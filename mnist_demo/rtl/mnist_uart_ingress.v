==> flow/design.v <==
`timescale 1ns/1ps
`default_nettype none
module mnist_frame_buffer #(
    parameter integer PIXELS = 784,
    parameter integer ADDR_WIDTH = 10
) (
    input wire clk,
    input wire rst,
    input wire [(((PIXELS + 7) / 8) * 8) - 1:0] frame_data_in,
    input wire frame_valid_in,
    input wire [ADDR_WIDTH - 1:0] pixel_addr_in,
    output reg [15:0] pixel_data_out,
    output reg frame_loaded_out
);
    integer bit_index;
    reg [PIXELS - 1:0] frame_bits;
    always @(posedge clk or posedge rst) begin
        if (rst) begin
            frame_bits <= {PIXELS{1'b0}};
            frame_loaded_out <= 1'b0;
        end else if (frame_valid_in) begin
            for (bit_index = 0; bit_index < PIXELS; bit_index = bit_index + 1) begin
                frame_bits[bit_index] <= frame_data_in[bit_index];
            end
            frame_loaded_out <= 1'b1;
        end
    end
    always @(*) begin
        pixel_data_out = 16'h0000;
        if (pixel_addr_in < PIXELS && frame_bits[pixel_addr_in]) begin
            pixel_data_out = 16'h0100;
        end
    end
endmodule
`timescale 1ns/1ps
`default_nettype none
module mnist_uart_ingress #(
    parameter integer CLOCK_HZ = 50000000,
    parameter integer BAUD = 115200,
    parameter integer PIXELS = 784,
    parameter integer ADDR_WIDTH = 10
) (
    input wire clk,
    input wire rst,
    input wire serial_in,
    input wire [ADDR_WIDTH - 1:0] pixel_addr_in,
    output wire [15:0] pixel_data_out,
    output wire frame_loaded_out,
    output wire frame_error_out
);
    localparam integer PAYLOAD_BYTES = (PIXELS + 7) / 8;
    wire [(PAYLOAD_BYTES * 8) - 1:0] payload_out;
    wire frame_valid_out;
    uart_frame_receiver #(
        .CLOCK_HZ(CLOCK_HZ),
        .BAUD(BAUD),
        .PAYLOAD_BYTES(PAYLOAD_BYTES)
    ) frame_receiver_inst (
        .clk(clk),
        .rst(rst),
        .serial_in(serial_in),
        .payload_out(payload_out),
        .frame_valid_out(frame_valid_out),
        .frame_error_out(frame_error_out)
    );
    mnist_frame_buffer #(
        .PIXELS(PIXELS),
        .ADDR_WIDTH(ADDR_WIDTH)
    ) frame_buffer_inst (
        .clk(clk),
        .rst(rst),
        .frame_data_in(payload_out),
        .frame_valid_in(frame_valid_out),
        .pixel_addr_in(pixel_addr_in),
        .pixel_data_out(pixel_data_out),
        .frame_loaded_out(frame_loaded_out)
    );
endmodule
`timescale 1ns/1ps
`default_nettype none
module uart_frame_receiver #(
    parameter integer CLOCK_HZ = 50000000,
    parameter integer BAUD = 115200,
    parameter integer PAYLOAD_BYTES = 98,
    parameter [7:0] HEADER0 = 8'hA5,
    parameter [7:0] HEADER1 = 8'h5A
) (
    input wire clk,
    input wire rst,
    input wire serial_in,
    output reg [(PAYLOAD_BYTES * 8) - 1:0] payload_out,
    output reg frame_valid_out,
    output reg frame_error_out
);
    localparam [1:0] STATE_WAIT_HEADER0 = 2'd0;
    localparam [1:0] STATE_WAIT_HEADER1 = 2'd1;
    localparam [1:0] STATE_PAYLOAD = 2'd2;
    localparam [1:0] STATE_CHECKSUM = 2'd3;
    wire [7:0] rx_data_out;
    wire rx_valid_out;
    wire rx_framing_error;
    reg [1:0] state;
    reg [7:0] checksum;
    reg [7:0] payload_index;
    uart_rx #(
        .CLOCK_HZ(CLOCK_HZ),
        .BAUD(BAUD)
    ) rx_inst (
        .clk(clk),
        .rst(rst),
        .serial_in(serial_in),
        .data_out(rx_data_out),
        .valid_out(rx_valid_out),
        .framing_error(rx_framing_error)
    );
    always @(posedge clk or posedge rst) begin
        if (rst) begin
            payload_out <= {PAYLOAD_BYTES * 8{1'b0}};
            frame_valid_out <= 1'b0;
            frame_error_out <= 1'b0;
            state <= STATE_WAIT_HEADER0;
            checksum <= 8'd0;
            payload_index <= 8'd0;
        end else begin
            frame_valid_out <= 1'b0;
            frame_error_out <= 1'b0;
            if (rx_framing_error) begin
                state <= STATE_WAIT_HEADER0;
                checksum <= 8'd0;
                payload_index <= 8'd0;
                frame_error_out <= 1'b1;
            end else if (rx_valid_out) begin
                case (state)
                    STATE_WAIT_HEADER0: begin
                        if (rx_data_out == HEADER0) begin
                            state <= STATE_WAIT_HEADER1;
                        end
                    end
                    STATE_WAIT_HEADER1: begin
                        if (rx_data_out == HEADER1) begin
                            state <= STATE_PAYLOAD;
                            checksum <= 8'd0;
                            payload_index <= 8'd0;
                        end else if (rx_data_out == HEADER0) begin
                            state <= STATE_WAIT_HEADER1;
                        end else begin
                            state <= STATE_WAIT_HEADER0;
                        end
                    end
                    STATE_PAYLOAD: begin
                        payload_out[(payload_index * 8) +: 8] <= rx_data_out;
                        checksum <= checksum ^ rx_data_out;
                        if (payload_index == (PAYLOAD_BYTES - 1)) begin
                            state <= STATE_CHECKSUM;
                        end else begin
                            payload_index <= payload_index + 8'd1;
                        end
                    end
                    STATE_CHECKSUM: begin
                        state <= STATE_WAIT_HEADER0;
                        payload_index <= 8'd0;
                        if (checksum == rx_data_out) begin
                            frame_valid_out <= 1'b1;
                        end else begin
                            frame_error_out <= 1'b1;
                        end
                    end
                    default: begin
                        state <= STATE_WAIT_HEADER0;
                    end
                endcase
            end
        end
    end
endmodule
`timescale 1ns/1ps
`default_nettype none
module uart_rx #(
    parameter integer CLOCK_HZ = 50000000,
    parameter integer BAUD = 115200
) (
    input wire clk,
    input wire rst,
    input wire serial_in,
    output reg [7:0] data_out,
    output reg valid_out,
    output reg framing_error
);
    localparam integer CLKS_PER_BIT = CLOCK_HZ / BAUD;
    localparam integer HALF_CLKS_PER_BIT = CLKS_PER_BIT / 2;
    localparam [1:0] STATE_IDLE = 2'd0;
    localparam [1:0] STATE_START = 2'd1;
    localparam [1:0] STATE_DATA = 2'd2;
    localparam [1:0] STATE_STOP = 2'd3;
    reg [1:0] state;
    reg [15:0] bit_timer;
    reg [2:0] bit_index;
    reg [7:0] shift_reg;
    always @(posedge clk or posedge rst) begin
        if (rst) begin
            state <= STATE_IDLE;
            bit_timer <= 16'd0;
            bit_index <= 3'd0;
            shift_reg <= 8'd0;
            data_out <= 8'd0;
            valid_out <= 1'b0;
            framing_error <= 1'b0;
        end else begin
            valid_out <= 1'b0;
            framing_error <= 1'b0;
            case (state)
                STATE_IDLE: begin
                    if (!serial_in) begin
                        state <= STATE_START;
                        bit_timer <= HALF_CLKS_PER_BIT;
                    end
                end
                STATE_START: begin
                    if (bit_timer != 16'd0) begin
                        bit_timer <= bit_timer - 16'd1;
                    end else if (!serial_in) begin
                        state <= STATE_DATA;
                        bit_timer <= CLKS_PER_BIT - 1;
                        bit_index <= 3'd0;
                        shift_reg <= 8'd0;
                    end else begin
                        state <= STATE_IDLE;
                    end
                end
                STATE_DATA: begin
                    if (bit_timer != 16'd0) begin
                        bit_timer <= bit_timer - 16'd1;
                    end else begin
                        shift_reg[bit_index] <= serial_in;
                        bit_timer <= CLKS_PER_BIT - 1;
                        if (bit_index == 3'd7) begin
                            state <= STATE_STOP;
                        end else begin
                            bit_index <= bit_index + 3'd1;
                        end
                    end
                end
                STATE_STOP: begin
                    if (bit_timer != 16'd0) begin
                        bit_timer <= bit_timer - 16'd1;
                    end else begin
                        state <= STATE_IDLE;
                        if (serial_in) begin
                            data_out <= shift_reg;
                            valid_out <= 1'b1;
                        end else begin
                            framing_error <= 1'b1;
                        end
                    end
                end
                default: begin
                    state <= STATE_IDLE;
                end
            endcase
        end
    end
endmodule
* Reports on mnist_uart_ingress
What the tools print for mnist_uart_ingress, step after step.
Lines are those of the file above, counted from 1.
Operators carry their Yosys type and port widths (W data, S select, Z words).
Cell names lack the library's common part.
The mark - stands for no value.
- Top :: mnist_uart_ingress
- Clock port :: clk
- Standard-cell library :: sky130hd
- Corner :: tt_025C_1v80

* Word-level counts
Yosys after proc, flatten, opt, wreduce and memory -nomap, before mapping. Memory bits, and registers merged into a memory's read port (data or address), are not among the register bits. Print and check cells are not counted. Equal cells are merged and count once.
- Register bits after elaboration :: 1628
- Input bits :: 13
- Output and inout port bits :: 18
- Cells after elaboration :: 918
- Add/sub/neg operators :: 5
- Order comparisons :: 1
- Equality and inequality tests :: 24
- Shift-type cells :: 5
- Muxes and demuxes :: 53
- Bitwise operators :: 11
- Reduce/logical cells :: 21
** Operators with widths (count)
- $shiftx A784 B10 Y1 :: 1
- $and A784 B784 Y784 :: 1
- $or A784 B784 Y784 :: 1
- $not A784 Y784 :: 1
- $shift A8 B33 Y784 :: 1
- $shift A8 B33 Y784 const A :: 1
- $mux W784 :: 1
- $mux W16 :: 5
- $mux W8 :: 9
- $pmux W16 S4 :: 1
- $neg A11 Y33 :: 1
- $pmux W8 S2 :: 2
- $pmux W8 S3 :: 1
- $mux W2 :: 11
- $sub A16 B1 Y16 const B :: 1
- $reduce_bool A16 Y1 :: 1
- $ne A2 B2 Y1 const B :: 8
- $reduce_and A4 Y1 :: 4
- $eq A8 B7 Y1 const B :: 2
- $pmux W2 S4 :: 2
- $mux W1 :: 15
- $mux W3 :: 4
- $lt A10 B10 Y1 const B :: 1
- $ne A3 B2 Y1 const B :: 3
- $reduce_and A3 Y1 :: 3
- $mux W9 :: 1
- $shift A1 B4 Y8 :: 1
- $shift A1 B4 Y8 const A :: 1
Other operator kinds: 25; their cells: 36.

* Depth
Yosys ltp: most cells in a row. Word level: on the elaborated netlist, between registers, memories and ports. Mapped: between sequential cells and ports; inverters and the memories' decode and read muxes count.
- Depth after elaboration :: 7
- ABC_AREA :: 0
- Mapped depth :: 13
- Gate-level depth less buffers :: 10

* Netlist
Source: synth_stat.txt of the flow (Yosys; design flattened, memories mapped). It holds for the ABC_AREA given above (unset counts as 0); a run with the other value may have another netlist.
The area totals of this step are shown rounded.
** Cell types
- dfrtp_1 :: count 1630, total area 4.08E+04 µm²
- mux2_2 :: count 1565, total area 1.76E+04 µm²
- mux4_2 :: count 179, total area 4.03E+03 µm²
- clkbuf_1 :: count 218, total area 818.285 µm²
- mux2i_1 :: count 59, total area 590.566 µm²
- nand2_1 :: count 139, total area 521.75 µm²
- o21ai_0 :: count 77, total area 385.37 µm²
- nor2_1 :: count 79, total area 296.534 µm²
- a22oi_1 :: count 35, total area 262.752 µm²
- buf_4 :: count 33, total area 247.738 µm²
- a21oi_1 :: count 40, total area 200.192 µm²
- mux2_1 :: count 13, total area 146.39 µm²
- ha_1 :: count 11, total area 137.632 µm²
- a221oi_1 :: count 15, total area 131.376 µm²
- buf_2 :: count 26, total area 130.125 µm²
- nand2b_1 :: count 20, total area 125.12 µm²
- buf_6 :: count 11, total area 123.869 µm²
- nor3_1 :: count 23, total area 115.11 µm²
Not listed: further types 60, cells in them 273.
- Cells in the netlist :: 4446
- Chip area (Yosys) :: 69000 µm²
- Sequential part of the area :: 41000 µm²
- Flip-flops :: 1632
- Buffers :: 300
By module: a second synthesis without flattening, with its own total; a netlist apart from the flattened one above.
- Cell total of the unflattened synthesis :: 4641
- Area (unflattened synthesis) :: 70000 µm²
Each row is one instance without its submodules.
** By module
- mnist_frame_buffer :: times used 1, cells 2168, area 35000 µm², seq. area 20000 µm²
- uart_frame_receiver :: times used 1, cells 2246, area 32000 µm², seq. area 20000 µm²
- uart_rx :: times used 1, cells 227, area 2200 µm², seq. area 1000 µm²
- mnist_uart_ingress :: times used 1, cells 0, area 0.0 µm², seq. area 0.0 µm²

* Worst setup path after synthesis
Source: OpenSTA report_checks on the synthesized netlist (no wires, ideal clock, input and output delay 20% of the period each), path of least setup slack; recovery checks are left aside. Register names are those of the netlist, which keeps one name where synthesis merged equal registers.
- Path type :: input -> output
- Start point :: input pixel_addr_in[1]
- End point :: output pixel_data_out[8]
- Period :: 4840 ps
- External input delay :: 968 ps
- Output delay :: 968 ps
- Launch time at the first pin :: 968 ps
- Arrival :: 3135 ps
- Data required time :: 3872 ps
- Path slack :: 737 ps
- Delay of the path :: 2167 ps
- Driving pins on the path :: 12
- Path buffers :: 4
- Synthesis period reached :: 4103 ps
"delay of the path" is the arrival time less input delay plus setup time.
At an output port there is no setup time.
"driving pins on the path" counts driving pins, that of a launching flip-flop among them; a cell with two outputs on the path counts twice.
"synthesis period reached" = period - worst setup slack (recovery checks aside). The figure is calculated, with input and output delays left at 20% of the set period.
The rows between start and end are the longest chain of elaborated cells between them; the timing report does not say that the signal goes this way. Where chains are equally long, one stands for them.
A line is the first line of the expression or statement that the cell stems from. Yosys adds cells for indexed reads and writes and turns some case tables into memories.
- Path through :: buf_2 > buf_4 > buf_2 > buf_2 > mux4_2 > a22o_1 > a221oi_1 > o22ai_1 > o31ai_1 > o221ai_1 > nand3b_1 > o311ai_1
- Cells in the longest elaborated chain :: 3
- Elaborated cells on any way between the ends :: 4
- RTL lines with such cells :: 1
- Classes of those cells :: compare (1); shift (1); mux (1); reduce/logical (1)
** Ends and longest elaborated chain, post-synthesis
- from (decl) :: line 46 : input wire [ADDR_WIDTH - 1:0] pixel_addr_in,
- $lt A10 B10 Y1 :: line 30 : if (pixel_addr_in < PIXELS && frame_bits[pixel_addr_in]) begin
- $logic_and A1 B1 Y1 :: line 30
- $mux W9 :: line 30
- to (decl) :: line 47 : output wire [15:0] pixel_data_out,

* Worst path after layout
From the final timing report of entry A: the path of least setup slack in the routed layout; clock arrival at registers is part of the times.
The report prints the path's times to 10 ps; the period is as set.
- Path type :: input -> output
- Start point :: input pixel_addr_in[0]
- End point :: output pixel_data_out[8]
- Period :: 5820 ps
- External input delay :: 1160 ps
- Output delay :: 1160 ps
- Launch time at the first pin :: 1160 ps
- Arrival :: 4190 ps
- Data required time :: 4660 ps
- Path slack :: 460 ps
- Driving pins on the path :: 16
- Path buffers :: 8
The rows between start and end are the longest chain of elaborated cells between them; the timing report does not say that the signal goes this way. Where chains are equally long, one stands for them.
- Path through :: buf_16 > buf_16 > buf_12 > buf_12 > mux4_2 > mux2_2 > nand2_1 > nand4_1 > nor4_4 > a31oi_4 > buf_6 > a211oi_2 > buf_4 > o311ai_4 > buf_6 > buf_6
- Cells in the longest elaborated chain :: 3
- Elaborated cells on any way between the ends :: 4
- RTL lines with such cells :: 1
- Classes of those cells :: compare (1); shift (1); mux (1); reduce/logical (1)
** Ends and longest elaborated chain, after layout
- from (decl) :: line 46 : input wire [ADDR_WIDTH - 1:0] pixel_addr_in,
- $lt A10 B10 Y1 :: line 30 : if (pixel_addr_in < PIXELS && frame_bits[pixel_addr_in]) begin
- $logic_and A1 B1 Y1 :: line 30
- $mux W9 :: line 30
- to (decl) :: line 47 : output wire [15:0] pixel_data_out,

Appendix: measured runs

Measured data: module mnist_uart_ingress, platform sky130hd, 2 stored runs of the flow under differing settings, order arbitrary. Input and output delays are each 20% of the period that was set; the output load is 0.01 pF.
"clock period reached" = clock period - worst setup slack. The figure is calculated, with input and output delays left at 20% of the set period.
"total power after layout" rests on the timing tool's default activity at the inputs, not on a simulated workload.
The measured numbers are rounded.

** Entry A
- Settings :: period_ns=5.82; CORE_UTILIZATION=33; SETUP_SLACK_MARGIN=0.46; PLACE_DENSITY_LB_ADDON=0.01; CORE_MARGIN=10; TNS_END_PERCENT=35; GPL_ROUTABILITY_DRIVEN=1; CTS_CLUSTER_DIAMETER=80; SLEW_MARGIN=0; CAP_MARGIN=20
- Netlist area reported by Yosys :: 69000 µm²
- Die size :: 230000 µm²
- Standard-cell area of the final layout :: 80000 µm²
- Lowest setup slack :: 460 ps
- Final setup TNS :: 0 ps
- Final worst hold slack :: 460 ps
- Total power after layout :: 24 mW
- Clock period reached :: 5358 ps

** Entry B
- Settings :: period_ns=3.66; CORE_UTILIZATION=36; SETUP_SLACK_MARGIN=0.68; PLACE_DENSITY_LB_ADDON=0.01; CORE_ASPECT_RATIO=0.57; CORE_MARGIN=10; GPL_ROUTABILITY_DRIVEN=1; CTS_CLUSTER_DIAMETER=134; CAP_MARGIN=10; MIN_ROUTING_LAYER=met1; MAX_ROUTING_LAYER=met5; SLEW_MARGIN=20
- Netlist area reported by Yosys :: 69000 µm²
- Die size :: 210000 µm²
- Standard-cell area of the final layout :: 81000 µm²
- Lowest setup slack :: -950 ps
- Final setup TNS :: -950 ps
- Final worst hold slack :: 480 ps
- Total power after layout :: 37 mW
- Clock period reached :: 4608 ps
