==> flow/design.v <==
`timescale 1ns/1ps
`default_nettype none
module mnist_jtag_mmio #(
    parameter integer PIXELS = 784,
    parameter integer PIXEL_ADDR_WIDTH = 10,
    parameter [31:0] IMAGE_BASE_ADDR = 32'h00000100
) (
    input wire clk,
    input wire rst,
    input wire [31:0] avs_address,
    input wire avs_read,
    input wire avs_write,
    input wire [31:0] avs_writedata,
    input wire [3:0] avs_byteenable,
    output reg [31:0] avs_readdata,
    output reg avs_readdatavalid,
    output wire avs_waitrequest,
    input wire busy_in,
    input wire done_in,
    input wire [3:0] prediction_in,
    input wire [PIXEL_ADDR_WIDTH - 1:0] pixel_addr_in,
    output reg [15:0] pixel_data_out,
    output reg start_pulse_out,
    output reg frame_loaded_out,
    output reg done_sticky_out,
    output reg write_while_busy_out,
    output reg [3:0] prediction_latched_out
);
    localparam [31:0] CTRL_WORD_ADDR = 32'h00000000;
    localparam [31:0] STATUS_WORD_ADDR = 32'h00000001;
    localparam [31:0] RESULT_WORD_ADDR = 32'h00000002;
    localparam [31:0] VERSION_WORD_ADDR = 32'h00000003;
    localparam [31:0] IMAGE_BASE_WORD_ADDR = IMAGE_BASE_ADDR[31:2];
    localparam [31:0] IMAGE_LAST_WORD_ADDR = IMAGE_BASE_WORD_ADDR + PIXELS - 1;
    localparam [31:0] VERSION_VALUE = 32'h4D4E4953;   
    reg [PIXELS - 1:0] frame_bits;
    reg [31:0] read_data_next;
    wire [31:0] word_addr;
    integer clear_index;
    integer pixel_index;
    function pixel_bit_from_write;
        input [31:0] data;
        input [3:0] byteenable;
        begin
            pixel_bit_from_write = 1'b0;
            if (byteenable[0]) begin
                pixel_bit_from_write = data[0];
            end else if (byteenable[1]) begin
                pixel_bit_from_write = data[8];
            end else if (byteenable[2]) begin
                pixel_bit_from_write = data[16];
            end else if (byteenable[3]) begin
                pixel_bit_from_write = data[24];
            end
        end
    endfunction
    assign word_addr = avs_address[31:2];
    assign avs_waitrequest = 1'b0;
    always @(*) begin
        read_data_next = 32'h00000000;
        if (word_addr == CTRL_WORD_ADDR) begin
            read_data_next[0] = 1'b0;
            read_data_next[1] = 1'b0;
            read_data_next[2] = 1'b0;
            read_data_next[3] = 1'b0;
        end else if (word_addr == STATUS_WORD_ADDR) begin
            read_data_next[0] = busy_in;
            read_data_next[1] = done_sticky_out;
            read_data_next[2] = frame_loaded_out;
            read_data_next[3] = write_while_busy_out;
        end else if (word_addr == RESULT_WORD_ADDR) begin
            read_data_next[3:0] = prediction_latched_out;
        end else if (word_addr == VERSION_WORD_ADDR) begin
            read_data_next = VERSION_VALUE;
        end else if (word_addr >= IMAGE_BASE_WORD_ADDR && word_addr <= IMAGE_LAST_WORD_ADDR) begin
            read_data_next[0] = frame_bits[word_addr - IMAGE_BASE_WORD_ADDR];
        end
    end
    always @(*) begin
        pixel_data_out = 16'h0000;
        if (pixel_addr_in < PIXELS && frame_bits[pixel_addr_in]) begin
            pixel_data_out = 16'h0100;
        end
    end
    always @(posedge clk or posedge rst) begin
        if (rst) begin
            frame_bits <= {PIXELS{1'b0}};
            start_pulse_out <= 1'b0;
            frame_loaded_out <= 1'b0;
            done_sticky_out <= 1'b0;
            write_while_busy_out <= 1'b0;
            prediction_latched_out <= 4'd0;
            avs_readdata <= 32'h00000000;
            avs_readdatavalid <= 1'b0;
        end else begin
            start_pulse_out <= 1'b0;
            avs_readdatavalid <= avs_read;
            if (avs_read) begin
                avs_readdata <= read_data_next;
            end
            if (done_in) begin
                done_sticky_out <= 1'b1;
                prediction_latched_out <= prediction_in;
            end
            if (avs_write) begin
                if (word_addr == CTRL_WORD_ADDR) begin
                    if (avs_byteenable[0] && avs_writedata[0] && frame_loaded_out && !busy_in) begin
                        start_pulse_out <= 1'b1;
                        done_sticky_out <= 1'b0;
                    end
                    if (avs_byteenable[0] && avs_writedata[1]) begin
                        for (clear_index = 0; clear_index < PIXELS; clear_index = clear_index + 1) begin
                            frame_bits[clear_index] <= 1'b0;
                        end
                        frame_loaded_out <= 1'b0;
                        done_sticky_out <= 1'b0;
                        prediction_latched_out <= 4'd0;
                        write_while_busy_out <= 1'b0;
                    end
                    if (avs_byteenable[0] && avs_writedata[2]) begin
                        done_sticky_out <= 1'b0;
                    end
                    if (avs_byteenable[0] && avs_writedata[3]) begin
                        write_while_busy_out <= 1'b0;
                    end
                end else if (word_addr >= IMAGE_BASE_WORD_ADDR && word_addr <= IMAGE_LAST_WORD_ADDR) begin
                    pixel_index = word_addr - IMAGE_BASE_WORD_ADDR;
                    if (busy_in) begin
                        write_while_busy_out <= 1'b1;
                    end else begin
                        frame_bits[pixel_index] <= pixel_bit_from_write(avs_writedata, avs_byteenable);
                        frame_loaded_out <= 1'b1;
                        done_sticky_out <= 1'b0;
                    end
                end
            end
        end
    end
endmodule
; ---- Reports on mnist_jtag_mmio
; What the tools print for mnist_jtag_mmio, step after step.
; Lines are those of the file above, counted from 1.
; Library cell names are shortened.
; Not given: n/a
[design]
top = mnist_jtag_mmio
clock = clk
cell_library = sky130hd
lib_corner = tt_025C_1v80

; ---- Word level
; Yosys after proc, flatten, opt, wreduce and memory -nomap, before mapping. Memory bits, and registers merged into a memory's read port (data or address), are not among the register bits. Print and check cells are not counted. Equal cells are merged and count once.
[word_totals]
mem_bits_rw = 0
mem_bits_ro = 0
wordCells = 90
output_inout_bits = 58
clocked_rd_ports_x_width = 0
inputBits = 88
register_bits = 825
n_memories = 0
latch_bits = 0
[op_classes]
mux = 50
n_logic = 3
shifts = 4
reduce_logical = 14
multipliers = 0
add_sub_neg = 2
cmp = 3
eq_ne = 6
div_mod_pow = 0
[ops]
columns = cell, n
row1 = two-way mux 784 bit, 3
row2 = variable shift 1 x 33 -> 784 bit, 1
row3 = variable shift 1 x 33 -> 784 bit with constant A, 1
row4 = variable part select 784 x 10 -> 1 bit, 1
row5 = variable part select 784 x 31 -> 1 bit, 1
row6 = AND 784 bit, 1
row7 = bitwise OR 784 bit, 1
row8 = NOT 784 bit, 1
row9 = two-way mux 27 bit, 3
row10 = == test 30 x 2 -> 1 bit with constant B, 2
row11 = two-way mux 1 bit, 37
row12 = negation 31 -> 33 bit, 1
row13 = logical NOT 32 bit, 1
row14 = subtractor 30 x 7 -> 31 bit with constant B, 1
row15 = == test 30 x 1 -> 1 bit with constant B, 1
row16 = <= comparator 30 x 10 -> 1 bit with constant B, 1
row17 = greater-or-equal comparator 30 x 7 -> 1 bit with constant B, 1
row18 = two-way mux 30 bit, 1
row19 = two-way mux 4 bit, 5
row20 = less-than comparator 10 bit with constant B, 1
row21 = two-way mux 9 bit, 1
row22 = logical AND 1 bit, 8
row23 = AND reduction 4 bit, 2
row24 = inequality test 2 x 1 -> 1 bit with constant B, 2
row25 = nonzero test 2 bit, 2
row26 = inequality test 3 x 1 -> 1 bit with constant B, 1
row27 = logical NOT 1 bit, 1

; ---- Logic depth
; Yosys ltp: most cells in a row. Word level: on the elaborated netlist, between registers, memories and ports. Mapped: between sequential cells and ports; inverters and the memories' decode and read muxes count.
[depth]
depth_word = 13
ABC_AREA = 0
ltp_mapped = 21
mapped_depth_nobuf = 14

; ---- After synthesis
; Yosys stat after the flow's synthesis: flattened, memories mapped to cells. It holds for the ABC_AREA given above (unset counts as 0); a run with the other value may have another netlist.
[mapped]
ffs = 798
mapped_area_um2 = 49200.9
mapped_cells = 4444
[types]
columns = type, n, type_area_um2
row1 = dfrtp_1, 798, 2E+04
row2 = mux4_2, 520, 1.17E+04
row3 = o21ai_0, 870, 4.35E+03
row4 = o211ai_1, 520, 3.9E+03
row5 = clkbuf_1, 431, 1.62E+03
row6 = nand2_1, 264, 990.95
row7 = o311ai_0, 83, 726.947
row8 = nor2_1, 143, 536.765
row9 = a41oi_1, 53, 464.195
row10 = buf_4, 47, 352.838
row11 = nor4_1, 56, 350.336
row12 = a31oi_1, 51, 319.056
row13 = nor3_1, 61, 305.293
row14 = o2bb2ai_1, 33, 289.027
row15 = nand3_1, 54, 270.259
row16 = buf_1, 71, 266.506
row17 = a31o_2, 29, 253.994
row18 = xnor2_1, 26, 227.718
; Not listed: further types 58, cells in them 334.

; ---- Timing after synthesis
; Path of least setup slack by OpenSTA after synthesis, without wires, with an ideal clock, recovery checks aside; 20% of the period is set as input and as output delay. Where synthesis merged equal registers, the netlist keeps one of their names.
[synth_timing]
kind = input -> output
start = in pixel_addr_in[0]
end = out pixel_data_out[8]
t_required_ps = 6368
t_first_pin_ps = 1592
arrival_time_ps = 5209
driving_pins = 8
clock_period_ps = 7960
slack_ps = 1159
path_delay_ps = 3617
n_path_buf = 3
synth_period_reached_ps = 6801
; "path_delay_ps" = arrival - input delay + setup time.
; A path that ends at an output port has no setup time.
; "driving_pins": output pins that drive a net of the path, with the launching flip-flop's if there is one; two outputs of one cell count as two.
; "synth_period_reached_ps" = period - worst setup slack (recovery checks aside). The figure is calculated, with input and output delays left at 20% of the set period.
; The rows between start and end are the longest chain of elaborated cells between them; the timing report does not say that the signal goes this way. Where chains are equally long, one stands for them.
; Each line given opens the expression or statement behind the cell; cells for indexed reads and writes are added by Yosys, which also makes memories of some case tables.
[synth_between]
path_cell_list = clkbuf_1 buf_1 buf_1 mux4_2 mux4_2 mux4_2 mux4_2 mux4_2
elab_chain_cells = 3
cone_cells = 4
lines_between = 1
classes_between = 1 x compare; 1 x shift; 1 x mux; 1 x reduce/logical
[synth_rtl]
columns = item, line
row1 = from (decl), 21  ; input wire [PIXEL_ADDR_WIDTH - 1:0] pixel_addr_in,
row2 = less-than comparator 10 bit, 81  ; if (pixel_addr_in < PIXELS && frame_bits[pixel_addr_in]) begin
row3 = logical AND 1 bit, 81
row4 = two-way mux 9 bit, 81
row5 = to (decl), 22  ; output reg [15:0] pixel_data_out,

; ---- Path in the finished layout
; From the final timing report of run 2: the path of least setup slack in the routed layout; clock arrival at registers is part of the times.
; The path's times are printed in steps of 10 ps; the period is the one set.
[layout_timing]
kind = input -> output
start = in pixel_addr_in[0]
end = out pixel_data_out[8]
n_path_buf = 3
t_first_pin_ps = 920
arrival_time_ps = 4410
slack_ps = -720
clock_period_ps = 4620
t_required_ps = 3700
driving_pins = 8
; The rows between start and end are the longest chain of elaborated cells between them; the timing report does not say that the signal goes this way. Where chains are equally long, one stands for them.
[layout_between]
path_cell_list = buf_16 buf_12 mux4_2 mux4_2 mux4_2 mux4_2 mux4_2 buf_6
elab_chain_cells = 3
cone_cells = 4
lines_between = 1
classes_between = 1 x compare; 1 x shift; 1 x mux; 1 x reduce/logical
[layout_rtl]
columns = item, line
row1 = from (decl), 21  ; input wire [PIXEL_ADDR_WIDTH - 1:0] pixel_addr_in,
row2 = less-than comparator 10 bit, 81  ; if (pixel_addr_in < PIXELS && frame_bits[pixel_addr_in]) begin
row3 = logical AND 1 bit, 81
row4 = two-way mux 9 bit, 81
row5 = to (decl), 22  ; output reg [15:0] pixel_data_out,

; Stored flow runs of mnist_jtag_mmio (2 of them; Yosys, OpenROAD, sky130hd). They differ in their settings and are not a sequence. Constraints: input delay and output delay 20% of the set period each, output load 0.01 pF.
; "worst_path_time_ps" = time allowed to the worst setup path (clock period - input delay - output delay, where it has them) - its slack; a late launch clock adds to it, a late capture clock takes from it.
; "worst_path_time_ps" is known to 10 ps.

[run 1: settings]
period_ns = 3.73
CORE_UTILIZATION = 64
SETUP_SLACK_MARGIN = 1.04
PLACE_DENSITY_LB_ADDON = 0.24
HOLD_SLACK_MARGIN = -0.09
CORE_MARGIN = 6
CELL_PAD_IN_SITES_GLOBAL_PLACEMENT = 0
CELL_PAD_IN_SITES_DETAIL_PLACEMENT = 1
TNS_END_PERCENT = 20
GPL_TIMING_DRIVEN = 0
GPL_ROUTABILITY_DRIVEN = 1
CTS_CLUSTER_SIZE = 27
MIN_ROUTING_LAYER = met2
MAX_ROUTING_LAYER = met4
CAP_MARGIN = 20
SLEW_MARGIN = 20
[run 1: results]
outcome = no results, clock tree synthesis failed with DPL-0033

[run 2: settings]
period_ns = 4.62
CORE_UTILIZATION = 44
PLACE_DENSITY_LB_ADDON = 0.24
TNS_END_PERCENT = 35
ABC_AREA = 0
CTS_CLUSTER_SIZE = 19
CTS_CLUSTER_DIAMETER = 144
MAX_ROUTING_LAYER = met4
CAP_MARGIN = 20
CORE_MARGIN = 2
SLEW_MARGIN = 20
[run 2: results]
finish.stdcell_area_um2 = 63040.5
worst_path_time_ps = 3490
critical_path_type = input -> output
synthArea_um2 = 49200.9
ws_setup_ps = -716
dieArea_um2 = 114511.0
total_negative_slack_ps = -101818
worst_hold_slack_ps = 520
